==> flow/design.v <==
module thcattus_uart_rx #(
	parameter DATA_WIDTH = 4,			 
	parameter CLOCK_FREQ = 50_000_000, 	 
	parameter BAUD_RATE  = 115200 		 
)(
	input 	axis_aclk,
	input 	axis_arestn,
	output  	axis_tvalid,
	input 	axis_tready,
	output 	[DATA_WIDTH*8-1:0] 	axis_tdata,
	input   uart_rx
);
localparam CYCLE_PER_BAUD 		= CLOCK_FREQ / BAUD_RATE;
localparam CYCLE_PER_BAUD_DIV2 	= CYCLE_PER_BAUD / 2;
wire uart_finished;
wire uart_invalid_start;
reg [DATA_WIDTH*8-1:0] 	axis_tdata_r;
reg axis_tvalid_r;
reg [7:0] byte_counter;
localparam STATUS_RESET        = 8'd0;
localparam STATUS_IDLE  	   = 8'd1;
localparam STATUS_UART_START   = 8'd2;
localparam STATUS_UART_END     = 8'd3;
localparam STATUS_AXIS_WAIT	   = 8'd4;
reg [7:0] status_current;
reg [7:0] status_next;
always @(posedge axis_aclk or negedge axis_arestn) begin
	if (!axis_arestn) begin
		status_current <= STATUS_RESET;
	end else begin
		status_current <= status_next;
	end
end
always @(*) begin
	case (status_current)
		STATUS_RESET: begin
			status_next = STATUS_IDLE;
		end
		STATUS_IDLE: begin
			if (~uart_rx) begin
				status_next = STATUS_UART_START;
			end else begin
				status_next = status_current;
			end
		end
		STATUS_UART_START: begin
			if (uart_finished) begin
				status_next = STATUS_UART_END;
			end else if (uart_invalid_start) begin
				status_next = STATUS_IDLE;
			end else begin
				status_next = status_current;
			end
		end
		STATUS_UART_END: begin
			if (byte_counter < DATA_WIDTH-1) begin
				status_next = STATUS_IDLE;
			end else begin
				status_next = STATUS_AXIS_WAIT;
			end
		end
		STATUS_AXIS_WAIT: begin
			if (axis_tready) begin
				status_next = STATUS_IDLE;
			end else begin
				status_next = status_current;
			end
		end
        default: begin
            status_next = STATUS_RESET;
        end
	endcase
end
reg latched_start_bit;
reg latched_stop_bit;
reg [7:0]  latched_axis_tdata [0:DATA_WIDTH-1];
reg [31:0] baudrate_counter;
integer i;
always @(posedge axis_aclk) begin
	case (status_current)
        STATUS_RESET: begin
            byte_counter 	  <= 8'b0;
        end
		STATUS_IDLE: begin
			baudrate_counter  <= 32'b0;
			axis_tvalid_r	  <= 1'b0;
		end
		STATUS_UART_START: begin
			baudrate_counter <= baudrate_counter + 32'b1;
			case(1'b1)
				(baudrate_counter == CYCLE_PER_BAUD_DIV2*1): 	 latched_start_bit <= uart_rx;
				(baudrate_counter == CYCLE_PER_BAUD_DIV2*3): 	 latched_axis_tdata[byte_counter][0] <= uart_rx;
				(baudrate_counter == CYCLE_PER_BAUD_DIV2*5): 	 latched_axis_tdata[byte_counter][1] <= uart_rx;
				(baudrate_counter == CYCLE_PER_BAUD_DIV2*7): 	 latched_axis_tdata[byte_counter][2] <= uart_rx;
				(baudrate_counter == CYCLE_PER_BAUD_DIV2*9): 	 latched_axis_tdata[byte_counter][3] <= uart_rx;
				(baudrate_counter == CYCLE_PER_BAUD_DIV2*11):    latched_axis_tdata[byte_counter][4] <= uart_rx;
				(baudrate_counter == CYCLE_PER_BAUD_DIV2*13):    latched_axis_tdata[byte_counter][5] <= uart_rx;
				(baudrate_counter == CYCLE_PER_BAUD_DIV2*15):    latched_axis_tdata[byte_counter][6] <= uart_rx;
				(baudrate_counter == CYCLE_PER_BAUD_DIV2*17):    latched_axis_tdata[byte_counter][7] <= uart_rx;
				(baudrate_counter == CYCLE_PER_BAUD_DIV2*19):    latched_stop_bit <= uart_rx;
                default: latched_stop_bit <= uart_rx;
			endcase
		end
		STATUS_UART_END: begin
			baudrate_counter <= 32'b0;
			byte_counter     <= byte_counter + 8'b1;
		end
		STATUS_AXIS_WAIT: begin
			for (i=0; i<DATA_WIDTH; i=i+1) begin: generate_tdata
				axis_tdata_r[i*8+:8] <= latched_axis_tdata[i];
			end
            axis_tvalid_r 	  <= 1'b1;
            byte_counter 	  <= 8'b0;
		end
	endcase
end
assign uart_invalid_start = ((baudrate_counter > CYCLE_PER_BAUD) && (latched_start_bit));
assign uart_finished = (baudrate_counter > CYCLE_PER_BAUD_DIV2*19);
assign axis_tvalid = axis_tvalid_r;
assign axis_tdata = axis_tdata_r;
endmodule
Step by step through the tools: thcattus_uart_rx
The steps from the RTL of thcattus_uart_rx to its reports follow in flow order.
Lines are those of the file above, counted from 1.
{"block": "inputs", "top_module": "thcattus_uart_rx", "clock_port": "axis_aclk", "cell_library": "sky130hd", "corner": "tt_025C_1v80"}

Word-level counts
Yosys after proc, flatten, opt, wreduce and memory -nomap, before mapping. Memory bits, and registers merged into a memory's read port (data or address), are not among the register bits. Print and check cells are not counted. Equal cells are merged and count once.
Yosys's memory passes give these memory sizes; they may raise the number of words (mostly to a power of two), join words into wider ones and drop unused or constant bits.
{"block": "op_classes", "n_reduce_logical": 9, "mux": 113, "compare": 3, "add_sub_neg": 2, "eq_ne": 16}
{"block": "ops", "operator": "8-bit 2-to-1 mux", "n": 56}
{"block": "ops", "operator": "32-bit by 12-bit == test with 1-bit output with constant B", "n": 4}
{"block": "ops", "operator": "32-bit by 11-bit == test with 1-bit output with constant B", "n": 3}
{"block": "ops", "operator": "32-bit parallel mux with 2-bit select", "n": 1}
{"block": "ops", "operator": "1-bit 2-to-1 mux", "n": 52}
{"block": "ops", "operator": "8-bit parallel mux with 5-bit select", "n": 1}
{"block": "ops", "operator": "32-bit by 1-bit adder with 32-bit output with constant B", "n": 1}
{"block": "ops", "operator": "32-bit by 10-bit == test with 1-bit output with constant B", "n": 1}
{"block": "ops", "operator": "32-bit by 13-bit greater-than comparator with 1-bit output with constant B", "n": 1}
{"block": "ops", "operator": "32-bit by 8-bit == test with 1-bit output with constant B", "n": 1}
{"block": "ops", "operator": "32-bit by 9-bit greater-than comparator with 1-bit output with constant B", "n": 1}
{"block": "ops", "operator": "8-bit by 2-bit == test with 1-bit output with constant B", "n": 2}
{"block": "ops", "operator": "8-bit parallel mux with 2-bit select", "n": 1}
{"block": "ops", "operator": "8-bit by 1-bit adder with 8-bit output with constant B", "n": 1}
{"block": "ops", "operator": "8-bit by 1-bit == test with 1-bit output with constant B", "n": 1}
{"block": "ops", "operator": "8-bit by 2-bit less-than comparator with 1-bit output with constant B", "n": 1}
{"block": "ops", "operator": "8-bit by 3-bit == test with 1-bit output with constant B", "n": 1}
{"block": "ops", "operator": "8-bit logical NOT", "n": 1}
{"block": "ops", "operator": "2-bit nonzero test", "n": 3}
{"block": "ops", "operator": "2-bit != test with constant B", "n": 2}
{"block": "ops", "operator": "2-bit OR reduction", "n": 2}
{"block": "ops", "operator": "3-bit != test with constant B", "n": 1}
{"block": "ops", "operator": "3-bit AND reduction", "n": 1}
{"block": "ops", "operator": "3-bit 2-to-1 mux", "n": 1}
{"block": "ops", "operator": "2-bit AND reduction", "n": 1}
{"block": "ops", "operator": "1-bit parallel mux with 2-bit select", "n": 1}
{"block": "ops", "operator": "1-bit logical AND", "n": 1}
{"block": "bits", "memories": 1, "out_inout_bits": 33, "elab_cells": 149, "input_bits": 4, "reg_bits": 50, "ramBits": 32}
{"block": "memory_table", "name": "latched_axis_tdata", "size": 4, "word_bits": 8, "line": 76, "source": "reg [7:0]  latched_axis_tdata [0:DATA_WIDTH-1];"}

Longest topological paths
Longest topological path by Yosys (ltp), each cell counted once; first at word level (registers and memories cut), then after technology mapping (sequential cells cut; the memories' decode and read muxes count).
{"block": "logic_depth", "depth_word": 11, "abc_area": 0, "ltp_mapped": 6, "ltp_nobuf": 6}

Netlist
The flow's flattened synthesis, as Yosys stat reports it; memories are mapped. The netlist is that of the ABC_AREA named above (0 if unset); the other value can give another one.
{"block": "synth_totals", "seq_area_mm2": 0.0033094, "cell_count": 381, "ff_cells": 111, "area_mm2": 0.004986, "buffers": 15}
{"block": "types", "type": "sky130_fd_sc_hd__edfxtp_1", "n": 106, "type_area_um2": 3.18E+03}
{"block": "types", "type": "sky130_fd_sc_hd__xor2_1", "n": 27, "type_area_um2": 236.477}
{"block": "types", "type": "sky130_fd_sc_hd__nor2_1", "n": 58, "type_area_um2": 217.709}
{"block": "types", "type": "sky130_fd_sc_hd__nand3_1", "n": 24, "type_area_um2": 120.115}
{"block": "types", "type": "sky130_fd_sc_hd__dfrtp_1", "n": 4, "type_area_um2": 100.096}
{"block": "types", "type": "sky130_fd_sc_hd__ha_1", "n": 7, "type_area_um2": 87.584}
{"block": "types", "type": "sky130_fd_sc_hd__nand2_1", "n": 23, "type_area_um2": 86.333}
{"block": "types", "type": "sky130_fd_sc_hd__nor4_4", "n": 4, "type_area_um2": 85.082}
{"block": "types", "type": "sky130_fd_sc_hd__and2_1", "n": 13, "type_area_um2": 81.328}
{"block": "types", "type": "sky130_fd_sc_hd__nand4_1", "n": 12, "type_area_um2": 75.072}
{"block": "types", "type": "sky130_fd_sc_hd__and4_1", "n": 8, "type_area_um2": 70.067}
{"block": "types", "type": "sky130_fd_sc_hd__and3_1", "n": 11, "type_area_um2": 68.816}
{"block": "types", "type": "sky130_fd_sc_hd__xnor2_1", "n": 7, "type_area_um2": 61.309}
{"block": "types", "type": "sky130_fd_sc_hd__nor4_1", "n": 9, "type_area_um2": 56.304}
{"block": "types", "type": "sky130_fd_sc_hd__nor3_1", "n": 11, "type_area_um2": 55.053}
{"block": "types", "type": "sky130_fd_sc_hd__inv_1", "n": 10, "type_area_um2": 37.536}
{"block": "types", "type": "sky130_fd_sc_hd__buf_2", "n": 6, "type_area_um2": 30.029}
{"block": "types", "type": "sky130_fd_sc_hd__dfstp_2", "n": 1, "type_area_um2": 26.275}
Other cell types: 27; their cells: 40.

Worst setup path after synthesis
Source: OpenSTA report_checks on the synthesized netlist (no wires, ideal clock, input and output delay 20% of the period each), path of least setup slack; recovery checks are left aside. Register names are those of the netlist, which keeps one name where synthesis merged equal registers.
{"block": "synth_timing", "path_kind": "reg2reg", "from": "register baudrate_counter[28]", "to": "memory latched_axis_tdata[3][4]", "slack_ns": 1.050, "path_buffers": 0, "launch_ns": 0.000, "period_ns": 2.98, "arrival_time_ns": 1.637, "path_delay_ns": 1.929, "path_stages": 6, "setup_time_ns": 0.292, "required_ns": 2.688, "synth_period_reached_ns": 1.93}
"path_delay_ns" is the arrival time less input delay plus setup time.
"path_stages": output pins that drive a net of the path, with the launching flip-flop's if there is one; two outputs of one cell count as two.
"synth_period_reached_ns" is the clock period less the worst setup slack; recovery checks do not enter. This is arithmetic on one report: input and output delays are still those of the set period (20% each).
At most two assigning lines are given for a register; there are more.
{"block": "synth_via", "path_cell_list": "sky130_fd_sc_hd__edfxtp_1 sky130_fd_sc_hd__nor4_1 sky130_fd_sc_hd__nand3_1 sky130_fd_sc_hd__or2_4 sky130_fd_sc_hd__nor4_4 sky130_fd_sc_hd__and2_1"}
{"block": "synth_lines", "element": "from (decl)", "line": 77, "source": "reg [31:0] baudrate_counter;"}
{"block": "synth_lines", "element": "from (assign)", "line": 85, "source": "baudrate_counter <= 32'b0;"}
{"block": "synth_lines", "element": "from (assign)", "line": 89, "source": "baudrate_counter <= baudrate_counter + 32'b1;"}
{"block": "synth_lines", "element": "to (decl)", "line": 76, "source": "reg [7:0]  latched_axis_tdata [0:DATA_WIDTH-1];"}
Chain of elaborated cells between the ends: none given.

Worst path after layout
From the final timing report of record 1: the path of least setup slack in the routed layout; clock arrival at registers is part of the times.
{"block": "layout_timing", "path_kind": "reg2reg", "from": "register baudrate_counter[18]", "to": "memory latched_axis_tdata[2][7]", "setup_time_ns": 0.27, "launch_ns": 0.36, "path_stages": 8, "required_ns": 1.41, "slack_ns": -0.81, "period_ns": 1.33, "path_buffers": 2, "arrival_time_ns": 2.22}
At most two assigning lines are given for a register; there are more.
{"block": "layout_via", "path_cell_list": "sky130_fd_sc_hd__edfxtp_1 sky130_fd_sc_hd__nor4_4 sky130_fd_sc_hd__nand3_4 sky130_fd_sc_hd__buf_4 sky130_fd_sc_hd__nor3_4 sky130_fd_sc_hd__nand3_4 sky130_fd_sc_hd__buf_12 sky130_fd_sc_hd__nor2_4"}
{"block": "layout_lines", "element": "from (decl)", "line": 77, "source": "reg [31:0] baudrate_counter;"}
{"block": "layout_lines", "element": "from (assign)", "line": 85, "source": "baudrate_counter <= 32'b0;"}
{"block": "layout_lines", "element": "from (assign)", "line": 89, "source": "baudrate_counter <= baudrate_counter + 32'b1;"}
{"block": "layout_lines", "element": "to (decl)", "line": 76, "source": "reg [7:0]  latched_axis_tdata [0:DATA_WIDTH-1];"}
Chain of elaborated cells between the ends: none given.

==> results <==
Below are 2 stored runs of the flow (Yosys, OpenROAD; platform sky130hd) on thcattus_uart_rx, each with its settings and what was measured, unordered. Constraints: input delay and output delay 20% of the set period each, output load 0.01 pF.
"period_reached_ns" means the clock period less the worst setup slack. The figure is calculated, with input and output delays left at 20% of the set period.
"timing.worst_path_ns" is the time allowed to the run's worst setup path (the clock period less input and output delay, where it has them) less its slack. Clock arrival times count: a late capture clock shortens it, a late launch clock lengthens it.
"fin_power_uw": no workload was simulated; the value follows from the tool's default switching activity.

{"run": "record 1", "settings": { "period_ns": 1.33, "CORE_UTILIZATION": 43, "PLACE_DENSITY_LB_ADDON": 0.17, "CORE_ASPECT_RATIO": 0.83, "CELL_PAD_IN_SITES_GLOBAL_PLACEMENT": 2, "CELL_PAD_IN_SITES_DETAIL_PLACEMENT": 0, "TNS_END_PERCENT": 30, "GPL_ROUTABILITY_DRIVEN": 0, "CAP_MARGIN": 25, "MAX_ROUTING_LAYER": "met5", "CORE_MARGIN": 2, "SLEW_MARGIN": 20 }, "results": { "synthArea_mm2": 0.004986, "timing.setup.ws_ns": -0.814, "final_stdcell_area_mm2": 0.0068741, "period_reached_ns": 2.144, "setup_tns_ns": -35.206, "finalUtil_frac": 0.613, "fin_power_uw": 13070, "design_die_area_mm2": 0.0124767, "timing.worst_path_ns": 2.14, "path_kind": "reg2reg" }}
{"run": "record 2", "settings": { "period_ns": 3.33, "CORE_UTILIZATION": 67, "SETUP_SLACK_MARGIN": 0.1, "CORE_MARGIN": 9, "GPL_TIMING_DRIVEN": 0, "GPL_ROUTABILITY_DRIVEN": 1, "CTS_CLUSTER_DIAMETER": 180, "CAP_MARGIN": 30, "SLEW_MARGIN": 5, "MIN_ROUTING_LAYER": "met1" }, "results": { "synthArea_mm2": 0.004986, "timing.setup.ws_ns": 0.950, "final_stdcell_area_mm2": 0.005728, "period_reached_ns": 2.380, "setup_tns_ns": 0.000, "finalUtil_frac": 0.79, "fin_power_uw": 4171, "design_die_area_mm2": 0.0108712, "timing.worst_path_ns": 2.38, "path_kind": "reg2reg" }}
