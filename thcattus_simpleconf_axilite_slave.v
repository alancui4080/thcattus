==> flow/design.v <==
module thcattus_simpleconf_axilite_slave #(
    parameter REG_WIDTH = 4,
    parameter REG_NUMBER = 16,
    parameter REG_NUMBER_WIDTH = $clog2(REG_NUMBER)
)(
    input   aclk,
    input   aresetn,
    input   [31:0]  awaddr,
    input   [2:0]   awprot,  
    input           awvalid,
    output          awready,
    input   [31:0]  wdata,
    input   [3:0]   wstrb,  
    input           wvalid,
    output          wready,
    output  [1:0]   bresp,
    output          bvalid,
    input           bready,
    input   [31:0]  araddr,
    input   [2:0]   arprot,  
    input           arvalid,
    output          arready,
    output  [31:0]  rdata,
    output  [1:0]   rresp,
    output          rvalid,
    input           rready,
    input   [REG_NUMBER_WIDTH:0] regfile_sel,
    output  [REG_WIDTH*8-1:0]    regfile_data
);
reg [REG_WIDTH*8-1:0] regfile [0:REG_NUMBER-1];
assign regfile_data = regfile[regfile_sel];
reg awready_r;
assign awready = awready_r;
reg [31:0] wtrans_addr;
always @(posedge aclk) begin
    if (!aresetn) begin
        wtrans_addr <= 32'b0;
        awready_r   <= 1;
    end else begin
        if (awvalid == 1 && awready == 1) begin
            wtrans_addr <= awaddr;
            awready_r   <= 0;
        end else if (awready_r == 0) begin
            awready_r   <= 1;
        end
    end
end
reg wready_r;
assign wready = wready_r;
reg [31:0]  wtrans_data;
reg [3:0]   wtrans_strb;
always @(posedge aclk) begin
    if (!aresetn) begin
        wtrans_data <= 32'b0;
        wtrans_strb <= 4'b0;
        wready_r    <= 1;
    end else begin
        if (wvalid == 1 && wready == 1) begin
            wtrans_data <= wdata;
            wtrans_strb <= wstrb;
            wready_r    <= 0;
        end else if (wready_r == 0) begin
            wready_r    <= 1;
        end
    end
end
wire [3:0] strb_excepted =  REG_WIDTH == 4 ? 4'b1111 :
                            REG_WIDTH == 3 ? 4'b0111 :
                            REG_WIDTH == 2 ? 4'b0011 :
                                             4'b0001 ;
localparam BRESP_OKAY   = 2'b00;
localparam BRESP_EXOKAY = 2'b01;
localparam BRESP_SLVERR = 2'b10;
localparam BRESP_DECERR = 2'b11;
reg bvalid_r;
assign bvalid = bvalid_r;
reg [1:0] bresp_r;
assign bresp = bresp_r;
always @(posedge aclk) begin
    if (!aresetn) begin
        bvalid_r    <= 1;
        bresp_r     <= BRESP_SLVERR;
    end else begin
        if (awready == 0 && wready == 0 && bready == 1) begin
            if (wtrans_addr[REG_NUMBER_WIDTH-1:0] < REG_NUMBER) begin 
                regfile[wtrans_addr[REG_NUMBER_WIDTH-1:0]] <= wtrans_data[REG_WIDTH*8-1:0];
                bresp_r     <= wtrans_strb == strb_excepted ? BRESP_OKAY : BRESP_SLVERR;
            end else begin
                bresp_r     <= BRESP_SLVERR;
            end
            bvalid_r    <= 0;
        end else if (bvalid == 0) begin
            bvalid_r    <= 1;
        end
    end
end
reg arready_r;
assign arready = arready_r;
reg [31:0] rtrans_addr;
reg [REG_WIDTH*8-1:0] read_data;
always @(posedge aclk) begin
    if (!aresetn) begin
        rtrans_addr <= 32'b0;
        arready_r   <= 1;
        read_data   <= {(REG_WIDTH*8){1'b0}};
    end else begin
        if (arvalid == 1 && arready == 1) begin
            rtrans_addr <= araddr;
            read_data   <= regfile[araddr[REG_NUMBER_WIDTH-1:0]];
            arready_r   <= 0;
        end else if (arready == 0) begin
            arready_r   <= 1;
        end
    end
end
reg rvalid_r;
assign rvalid = rvalid_r;
reg [1:0] rresp_r;
assign rresp = rresp_r;
reg [31:0] rdata_r;
assign rdata = rdata_r;
always @(posedge aclk) begin
    if (!aresetn) begin
        rvalid_r    <= 1;
        rresp_r     <= BRESP_SLVERR;
        rdata_r     <= 0;
    end else if (arready == 0 && rready == 1) begin
        if (rtrans_addr[REG_NUMBER_WIDTH-1:0] < REG_NUMBER) begin 
            rdata_r     <= regfile[wtrans_addr[REG_NUMBER_WIDTH-1:0]];
            rresp_r     <= BRESP_OKAY;
        end else begin
            rresp_r     <= BRESP_SLVERR;
        end
        rvalid_r    <= 0;
    end else if (rvalid == 0) begin
        rvalid_r    <= 1;
    end
end
endmodule
# ---- Step by step through the tools: thcattus_simpleconf_axilite_slave
# What the tools print for thcattus_simpleconf_axilite_slave, step after step.
# Lines are those of the file above, counted from 1.
# Cell names lack the library's common part.
# A cell with - has no value.
dict set report design {
  design {thcattus_simpleconf_axilite_slave}
  clock {aclk}
  library {sky130hd}
  corner {tt_025C_1v80}
}

# ---- After elaboration
# Yosys after proc, flatten, opt, wreduce and memory -nomap, before mapping. Enables and synchronous resets that opt folds into registers are not counted as muxes. Memory bits, and registers merged into a memory's read port (data or address), are not among the register bits. Print and check cells are not counted. Equal cells are merged and count once.
# Yosys's memory passes give these memory sizes; they may raise the number of words (mostly to a power of two), join words into wider ones and drop unused or constant bits.
dict set report classes {
  reduce_and_logical 8
  n_eq 1
  n_mux 17
  n_logic 3
  cmp 2
}
# operator count
set op_table {}
lappend op_table {{two-way mux 32 bit} 3}
lappend op_table {{two-way mux 4 bit} 3}
lappend op_table {{less-than comparator 4 x 5 -> 1 bit with constant B} 2}
lappend op_table {{two-way mux 1 bit} 8}
lappend op_table {{logical AND 1 bit} 6}
lappend op_table {{two-way mux 2 bit} 3}
lappend op_table {{== test 4 bit with constant B} 1}
lappend op_table {{NOT 1 bit} 3}
lappend op_table {{AND reduction 2 bit} 1}
lappend op_table {{zero test 1 bit} 1}
dict set report bits {
  mem_count 1
  mem_bits_rw 512
  regBits 53
  clocked_rd_ports_x_width 32
  output_inout_bits 73
}
# memory words word_bits read_ports wr line
set mem_list {}
lappend mem_list {regfile 16 32 2 1 30} ;# reg [REG_WIDTH*8-1:0] regfile [0:REG_NUMBER-1];

# ---- Depth
# Depth = most cells in a row (Yosys ltp): at word level without a register or memory, in the mapped netlist without a sequential cell, where the memories' decode and read muxes count.
dict set report logic_depth {
  word_depth 5
  abc_area 0
  mapped_depth 7
}

# ---- Synthesis result
# Source: synth_stat.txt of the flow (Yosys; design flattened, memories mapped). It holds for the ABC_AREA given above (unset counts as 0); a run with the other value may have another netlist.
# Totals and module areas in this step are rounded.
dict set report synth_totals {
  ffs 591
  seq_area_um2 16960
  stdcells 1485
  synth_area_um2 25960
}
# cell_type count type_area_um2
set types {}
lappend types {edfxtp_1 512 1.54E+04}
lappend types {mux4_2 186 4.19E+03}
lappend types {mux2i_1 193 1.93E+03}
lappend types {dfxtp_1 79 1.58E+03}
lappend types {o22ai_1 64 400.384}
lappend types {o21ai_0 65 325.312}
lappend types {nand2_1 85 319.056}
lappend types {a21boi_0 40 300.288}
lappend types {a221oi_1 32 280.269}
lappend types {clkbuf_1 64 240.23}
lappend types {a31oi_1 32 200.192}
lappend types {nor2_1 45 168.912}
lappend types {mux4_1 6 157.651}
lappend types {buf_4 17 127.622}
lappend types {buf_2 23 115.11}
lappend types {buf_6 4 45.043}
lappend types {nand3_1 7 35.034}
lappend types {buf_1 9 33.782}
# Other cell types: 12; their cells: 22.

# ---- Timing after synthesis
# Path of least setup slack by OpenSTA after synthesis, without wires, with an ideal clock, recovery checks aside; 20% of the period is set as input and as output delay. Where synthesis merged equal registers, the netlist keeps one of their names.
dict set report synth_path {
  path_type {in2reg}
  startpoint {input port bready}
  endpoint {memory regfile[2][0]}
  setup_slack_ns 0.245
  clock_period_ns 4.43
  in_delay_ns 0.886
  stages 4
  n_path_buf 0
  setup_time_ns 0.461
  path_delay_ns 3.299
  t_arrival_ns 3.724
  synth_period_reached_ns 4.185
}
# "path_delay_ns" is the arrival time less input delay plus setup time.
# "stages" counts driving pins, that of a launching flip-flop among them; a cell with two outputs on the path counts twice.
# "synth_period_reached_ns" = period - worst setup slack (recovery checks aside). The figure is calculated, with input and output delays left at 20% of the set period.
# Between the ends stands the longest chain of elaborated cells between them, by number of cells; it is not shown to be the way that was timed. Of several equally long chains one is given.
# Each line given opens the expression or statement behind the cell; cells for indexed reads and writes are added by Yosys, which also makes memories of some case tables.
# The path ends at the enable pin of a flip-flop; only ways to that pin are counted.
dict set report synth_via {
  path_cell_list {nor3b_1 > and2_1 > nand3b_1 > nor3_1}
  elab_chain_len 3
  cells_between 5
  lines_between 2
}
# item line
set synth_lines {}
lappend synth_lines {{start, declared} 18} ;# input           bready,
lappend synth_lines {{logical AND 1 bit} 84} ;# if (awready == 0 && wready == 0 && bready == 1) begin
lappend synth_lines {{two-way mux 4 bit} 84}
lappend synth_lines {{two-way mux 4 bit} 80} ;# if (!aresetn) begin
lappend synth_lines {{end, declared} 30} ;# reg [REG_WIDTH*8-1:0] regfile [0:REG_NUMBER-1];

# ---- Path in the finished layout
# Path of least setup slack in the final report of job 1 (OpenROAD, finished layout, wires in). Where an end is a register, its clock arrival counts in the times.
dict set report layout_path {
  path_type {in2out}
  startpoint {input port regfile_sel[1]}
  endpoint {output port regfile_data[15]}
  setup_slack_ns 1.53
  t_arrival_ns 3.90
  in_delay_ns 1.36
  n_path_buf 3
  stages 5
  clock_period_ns 6.79
}
# Between the ends stands the longest chain of elaborated cells between them, by number of cells; it is not shown to be the way that was timed. Of several equally long chains one is given.
# A memory read counts as a cell of the chain, while the word-level depth stops at memories.
dict set report layout_via {
  path_cell_list {buf_4 > buf_4 > mux4_2 > mux4_2 > clkdlybuf4s50_1}
  elab_chain_len 1
  cells_between 1
  lines_between 1
}
# item line
set layout_lines {}
lappend layout_lines {{start, declared} 27} ;# input   [REG_NUMBER_WIDTH:0] regfile_sel,
lappend layout_lines {{memory read (16 x 32 bit)} 30} ;# reg [REG_WIDTH*8-1:0] regfile [0:REG_NUMBER-1];
lappend layout_lines {{end, declared} 28} ;# output  [REG_WIDTH*8-1:0]    regfile_data

; Measured data: module thcattus_simpleconf_axilite_slave, platform sky130hd, 2 stored runs of the flow under differing settings, order arbitrary. Input and output delays are each 20% of the period that was set; the output load is 0.01 pF.
; "achievedPeriod_ns" = clock period - worst setup slack. The figure is calculated, with input and output delays left at 20% of the set period.
; "worst_path_allowed_less_slack_ns" means the part of the period allowed to the worst setup path (the constraints hold back 20% at inputs and 20% at outputs) less its slack; where the path has registers, the arrival times of their clocks count too.
; "totalPower_w" is the tool's figure for a default switching activity; nothing was simulated.
; The results are shown rounded.

[job 1: settings]
period_ns = 6.79
CORE_UTILIZATION = 53
PLACE_DENSITY = 0.35
CORE_MARGIN = 2
CTS_CLUSTER_SIZE = 18
CTS_CLUSTER_DIAMETER = 251
SLEW_MARGIN = 10
MAX_ROUTING_LAYER = met4
CAP_MARGIN = 20
[job 1: results]
post_route_stdcell_area_um2 = 29080
fin_tns_ns = 0.000
totalPower_w = 0.006866
worst_setup_slack_ns = 1.532
die_um2 = 50760
layout_utilization_pct = 59.8
final_hold_ws_ns = 0.464
worst_path_allowed_less_slack_ns = 2.54
worst_path_kind = in2out
yosys_chip_area_um2 = 25960
achievedPeriod_ns = 5.258

[job 2: settings]
period_ns = 4.93
SETUP_SLACK_MARGIN = 0.95
CAP_MARGIN = 20
CORE_MARGIN = 2
CORE_UTILIZATION = 40
SLEW_MARGIN = 20
[job 2: results]
post_route_stdcell_area_um2 = 30760
fin_tns_ns = 0.000
totalPower_w = 0.01095
worst_setup_slack_ns = 0.961
die_um2 = 66950
layout_utilization_pct = 47.8
final_hold_ws_ns = 0.469
worst_path_allowed_less_slack_ns = 2.00
worst_path_kind = in2out
yosys_chip_area_um2 = 25960
achievedPeriod_ns = 3.969
